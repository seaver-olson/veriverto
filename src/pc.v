==> flow/design.v <==
module pcUnit(
    input wire clk,
    input wire rst,
    input wire branch,
    input wire zero,
    input wire jump,  
    input wire [31:0] jumpDest,  
    input wire [31:0] branchDest,  
    input wire [31:0] jumpBase,  
    input wire jalrFlag,
    input wire PCWrite,
    output reg [31:0] pc
);  
    wire [31:0] pcPlus4;
    wire [31:0] pcNext;
    wire branchSelect;
    wire [31:0] jalrTarget; 
    assign pcPlus4 = pc+4;
    assign branchSelect = branch & zero;  
    assign jalrTarget = (jumpBase + branchDest) & ~32'h1;
    assign pcNext = jalrFlag   ? jalrTarget :
                    jump       ? jumpDest   :
                    branchSelect ? (pc + branchDest) :
                    pcPlus4;
    always @(posedge clk or posedge rst) begin
        if (rst) begin
            pc <= 0;
        end else if (PCWrite) begin
            pc <= pcNext;
        end
    end
endmodule
* From RTL to reports: pcUnit *
What the tools print for pcUnit, step after step.
Line numbers count from 1 in the design file above.
Operators carry their Yosys type and port widths (W data, S select, Z words).
Cell names lack the library's common part.
Not given: --

set-up
  top = pcUnit
  clock input = clk
  standard-cell library = sky130hd
  library corner = tt_025C_1v80

* After elaboration *
Yosys after proc, flatten, opt, wreduce and memory -nomap, before mapping. Enables and synchronous resets that opt folds into registers are not counted as muxes. Memory bits, and registers merged into a memory's read port (data or address), are not among the register bits. Print and check cells are not counted. Equal cells are merged and count once.

operators by class
  add/subtract/negate cells = 3
  bitwise operators = 1
  muxes and demuxes = 3

operator list
  operator                 count
  $mux W32                 3
  $add A32 B32 Y32         2
  $add A32 B3 Y32 const B  1
  $and A1 B1 Y1            1

storage and ports
  input port bits = 103
  bits in registers = 32
  output and inout bits = 32
  word-level cells = 8

* Depth *
Depth = most cells in a row (Yosys ltp): at word level without a register or memory, in the mapped netlist without a sequential cell, where the memories' decode and read muxes count.

logic depth
  word-level depth = 4
  ABC_AREA = 0
  gate-level depth with buffers = 11
  depth with buffers taken out = 11

* Mapped cells and area *
Yosys stat after the flow's synthesis: flattened, memories mapped to cells. It holds for the ABC_AREA given above (unset counts as 0); a run with the other value may have another netlist.

mapped netlist
  mapped area = 5998.3 um2
  buffers = 42
  standard cells after synthesis = 838
  flip-flops = 32
  area of sequential cells = 800.8 um2

cells by type
  cell type  count  area in all (um2)
  dfrtp_1    32     800.768
  ha_1       62     775.744
  a21oi_1    97     485.466
  xnor2_1    36     315.302
  nand2_1    71     266.506
  nor2_1     70     262.752
  xor2_1     29     253.994
  o21ai_0    50     250.24
  a21o_1     31     232.723
  o211ai_1   23     172.666
  nand3_1    32     160.154
  nand4_1    24     150.144
  clkbuf_1   33     123.869
  inv_1      32     120.115
  a31oi_1    18     112.608
  nor3_1     19     95.091
  o21a_1     11     82.579
  or3_1      11     68.816

Not listed: further types 56, cells in them 157.

* Path before layout *
Source: OpenSTA report_checks on the synthesized netlist (no wires, ideal clock, input and output delay 20% of the period each), path of least setup slack; recovery checks are left aside. Register names are those of the netlist, which keeps one name where synthesis merged equal registers.

timing after synthesis
  path type = input to register
  start point = input port branchDest[0]
  end point = register pc[28]
  buffers on the path = 0
  slack = 0.083 ns
  required time = 2.744 ns
  clock period = 2.87 ns
  driving pins on the path = 11
  time at the first pin = 0.574 ns
  path delay = 2.213 ns
  input delay = 0.574 ns
  library setup time = 0.126 ns
  arrival = 2.661 ns
  synthesis period reached = 2.787 ns

"path delay" is the arrival time less input delay plus setup time.
"driving pins on the path": output pins that drive a net of the path, with the launching flip-flop's if there is one; two outputs of one cell count as two.
"synthesis period reached" = period - worst setup slack (recovery checks aside). The figure is calculated, with input and output delays left at 20% of the set period.
Between the ends stands the longest chain of elaborated cells between them, by number of cells; it is not shown to be the way that was timed. Of several equally long chains one is given.
A line is the first line of the expression or statement that the cell stems from. Yosys adds cells for indexed reads and writes and turns some case tables into memories.

between the ends, after synthesis
  cell sequence = ha_1 inv_1 fa_1 nand2b_1 a21oi_1 o21ba_2 o21ai_1 a211oi_2 a221oi_1 mux2i_1 a221o_1
  length of the longest elaborated chain = 4
  elaborated cells between the ends (all ways) = 5
  RTL lines with such cells = 4
  those cells by class = add/sub: 2; mux: 3

ends and longest elaborated chain, after synthesis
  item                line  source
  start: declaration  8     input wire [31:0] branchDest,
  $add A32 B32 Y32    23    branchSelect ? (pc + branchDest) :
  $mux W32            23
  $mux W32            22    jump       ? jumpDest   :
  $mux W32            21
  end: assignment     27    pc <= 0;
  end: assignment     29    pc <= pcNext;
  end: declaration    12    output reg [31:0] pc

* Worst path after layout *
Path of least setup slack in the final report of flow run 1 (OpenROAD, finished layout, wires in). Where an end is a register, its clock arrival counts in the times.

timing post-layout
  path type = register to register
  start point = register pc[5]
  end point = register pc[25]
  library setup time = 0.11 ns
  required time = 3.03 ns
  driving pins on the path = 9
  clock period = 2.84 ns
  slack = -0.32 ns
  buffers on the path = 1
  time at the first pin = 0.31 ns
  arrival = 3.35 ns

Between the ends stands the longest chain of elaborated cells between them, by number of cells; it is not shown to be the way that was timed. Of several equally long chains one is given.

between the ends, post-layout
  cell sequence = dfrtp_1 buf_4 and4_1 and4_1 and3_1 nand4_1 xor2_1 o21ai_0 o32a_1
  length of the longest elaborated chain = 4
  elaborated cells between the ends (all ways) = 5
  RTL lines with such cells = 4
  those cells by class = add/sub: 2; mux: 3

ends and longest elaborated chain, post-layout
  item                line  source
  start: declaration  12    output reg [31:0] pc
  start: assignment   27    pc <= 0;
  start: assignment   29    pc <= pcNext;
  $add A32 B3 Y32     18    assign pcPlus4 = pc+4;
  $mux W32            23    branchSelect ? (pc + branchDest) :
  $mux W32            22    jump       ? jumpDest   :
  $mux W32            21
  end: assignment     27
  end: assignment     29
  end: declaration    12

Appendix: measured runs

Module pcUnit, platform sky130hd: 2 stored runs of the flow (Yosys, OpenROAD) with differing settings, in no particular order. Input and output delays are each 20% of the period that was set; the output load is 0.01 pF.
"clock period reached": clock period set for the run, less the worst setup slack. It is reckoned from that one timing run; input and output delays stay at 20% of the period that was set.
"worst path time" is the time allowed to the run's worst setup path (the clock period less input and output delay, where it has them) less its slack. Clock arrival times count: a late capture clock shortens it, a late launch clock lengthens it.
A setting shown as - is not set for that run.

item                                                     flow run 1            flow run 2
period_ns                                                2.84                  4.55
CORE_UTILIZATION                                         35                    50
SETUP_SLACK_MARGIN                                       0.23                  0.89
PLACE_DENSITY_LB_ADDON                                   0.2                   -
CORE_MARGIN                                              4                     2
CELL_PAD_IN_SITES_DETAIL_PLACEMENT                       1                     0
TNS_END_PERCENT                                          25                    45
GPL_ROUTABILITY_DRIVEN                                   1                     -
CTS_CLUSTER_DIAMETER                                     320                   -
CAP_MARGIN                                               20                    20
SLEW_MARGIN                                              35                    30
MAX_ROUTING_LAYER                                        met5                  -
PLACE_DENSITY                                            -                     0.49
ABC_AREA                                                 -                     1
GPL_TIMING_DRIVEN                                        -                     0
CTS_CLUSTER_SIZE                                         -                     81
worst path time (ns)                                     3.16                  2.31
worst path kind                                          register to register  input to register
clock period reached (ns)                                3.155                 3.217
lowest setup slack (ns)                                  -0.315                1.333
die area (um2)                                           19296.0               15002.6
post-route worst hold slack (ns)                         0.567                 0.602
area of the standard cells in the finished layout (um2)  10981.8               8728.4
chip area after synthesis (Yosys) (um2)                  5998.3                7019.2
